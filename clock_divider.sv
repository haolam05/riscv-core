==> flow/design.v <==
module clock_divider (clk, div_clk);     
	input  logic 		clk;
	output logic [31:0] div_clk = 0;
	always_ff @(posedge clk) begin
		div_clk <= div_clk + 1;
	end
endmodule
# Reports on clock_divider
# What the tools print for clock_divider, step after step.
# Lines are those of the file above, counted from 1.
# Library cell names are shortened.
# The mark n/a stands for no value.
# design
design,clock_divider
clock_port,clk
cell_library,sky130hd
pvt_corner,tt_025C_1v80

# Word level
# Source: Yosys, flattened and elaborated, memories not mapped. Widths are those after wreduce; folded enables and synchronous resets count as part of the registers. Registers that Yosys merges into a memory's read port (data or address) are not register bits. Print and check cells do not count. Equal cells are merged and count once.
# op_classes
n_addsub,1
n_mul,0
div,0
compare,0
equal,0
shift,0
n_mux,0
n_logic,0
reduce_and_logical,0
# op_table
operator,count
32-bit by 1-bit adder with 32-bit output (second input constant),1
# word_totals
register_bits,32
latchBits,0
mem_bits_rw,0
mem_bits_ro,0
clocked_rd_ports_x_width,0
n_memories,0
word_cells,2

# Logic depth
# Longest topological path by Yosys (ltp), each cell counted once; first at word level (registers and memories cut), then after technology mapping (sequential cells cut; the memories' decode and read muxes count).
# depth
word_depth,1
abc_area,0
ltp_mapped,6
mapped_depth_nobuf,5

# Netlist
# Source: synth_stat.txt of the flow (Yosys; design flattened, memories mapped). It holds for the ABC_AREA given above (unset counts as 0); a run with the other value may have another netlist.
# The area totals of this step are shown rounded.
# types
cell,count
dfxtp_1,32
xor2_1,20
xnor2_1,10
nor4_2,5
nand3_1,10
and4_1,4
nand2_1,9
nor4_1,4
nor2_1,6
nor4_4,1
nand3_2,2
nor3_1,4
inv_1,5
nand4_1,3
and3_1,2
ha_1,1
buf_6,1
or3_4,1
# Not listed: further types 6, cells in them 7.
# synth_totals
cells,127
area_um2,1320
ffs,32

# Timing after synthesis
# Source: OpenSTA report_checks on the synthesized netlist (no wires, ideal clock, input and output delay 20% of the period each), path of least setup slack; recovery checks are left aside. Register names are those of the netlist, which keeps one name where synthesis merged equal registers.
# synth_path
path_type,flip-flop to flip-flop
start,register div_clk[0]
end,register div_clk[24]
clock_period_ps,2200
setup_ps,134
launch_ps,0
arrival_time_ps,1534
required_time_ps,2066
slack_ps,532
path_delay_ps,1668
driving_pins,7
n_path_buf,1
synth_period_reached_ps,1668
# "path_delay_ps" is the arrival time less input delay plus setup time.
# "driving_pins": output pins that drive a net of the path, with the launching flip-flop's if there is one; two outputs of one cell count as two.
# "synth_period_reached_ps" = period - worst setup slack (recovery checks aside). The figure is calculated, with input and output delays left at 20% of the set period.
# The rows between start and end are the longest chain of elaborated cells between them; the timing report does not say that the signal goes this way. Where chains are equally long, one stands for them.
# A line is the first line of the expression or statement that the cell stems from. Yosys adds cells for indexed reads and writes and turns some case tables into memories.
# synth_via
cell_sequence,dfxtp_1 -> ha_1 -> nand3_1 -> or3_1 -> buf_2 -> nor4_1 -> xor2_1
elab_chain_cells,1
# synth_rtl
item,line_no,rtl
"start, declared",3,output logic [31:0] div_clk = 0;
"start, assigned",5,div_clk <= div_clk + 1;
32-bit by 1-bit adder with 32-bit output,5,
"end, assigned",5,
"end, declared",3,

# Timing after layout
# From the final timing report of stored run 1: the path of least setup slack in the routed layout; clock arrival at registers is part of the times.
# The report prints the path's times to 10 ps; the period is as set.
# layout_path
path_type,flip-flop to flip-flop
start,register div_clk[1]
end,register div_clk[15]
clock_period_ps,1510
setup_ps,110
launch_ps,280
arrival_time_ps,1710
required_time_ps,1680
slack_ps,-30
driving_pins,6
n_path_buf,1
# The rows between start and end are the longest chain of elaborated cells between them; the timing report does not say that the signal goes this way. Where chains are equally long, one stands for them.
# layout_via
cell_sequence,dfxtp_4 -> nand4_1 -> or3_4 -> buf_6 -> nand2b_4 -> xnor2_1
elab_chain_cells,1
# layout_rtl
item,line_no,rtl
"start, declared",3,output logic [31:0] div_clk = 0;
"start, assigned",5,div_clk <= div_clk + 1;
32-bit by 1-bit adder with 32-bit output,5,
"end, assigned",5,
"end, declared",3,

# Design clock_divider on sky130hd. What follows are 2 stored runs of the flow, each under its own settings; their order means nothing. The constraints put input and output delay at 20% of the set period each and load the outputs with 0.01 pF.
# "timing.achieved_period_ps" is the run's clock period less its worst setup slack. It is reckoned from that one timing run; input and output delays stay at 20% of the period that was set.
# By "worst_path_allowed_less_slack_ps" is meant the share of the clock period that the worst setup path is allowed (20% is reserved at inputs, 20% at outputs), minus its slack. Clock arrival times at its registers enter into it.
# "final_power_mw" rests on the timing tool's default activity at the inputs, not on a simulated workload.
# "worst_path_allowed_less_slack_ps" is known to 10 ps.
# Results are given in rounded form.
# Among the settings, - means not set for that run.
stored run,period_ns,CORE_UTILIZATION,PLACE_DENSITY,CORE_MARGIN,CAP_MARGIN,SLEW_MARGIN,synth_area_um2,design_die_area_um2,post_route_util_frac,worst_setup_slack_ps,tns_setup_ps,final_power_mw,timing.achieved_period_ps,worst_path_allowed_less_slack_ps,path_kind
stored run 1,1.51,18,0.43,3,5,20,1320,8390,0.316,-27,-62,1.53,1537,1540,flip-flop to flip-flop
stored run 2,1.19,40,-,2,20,20,1320,3770,0.793,-310,-5230,1.76,1500,1500,flip-flop to flip-flop
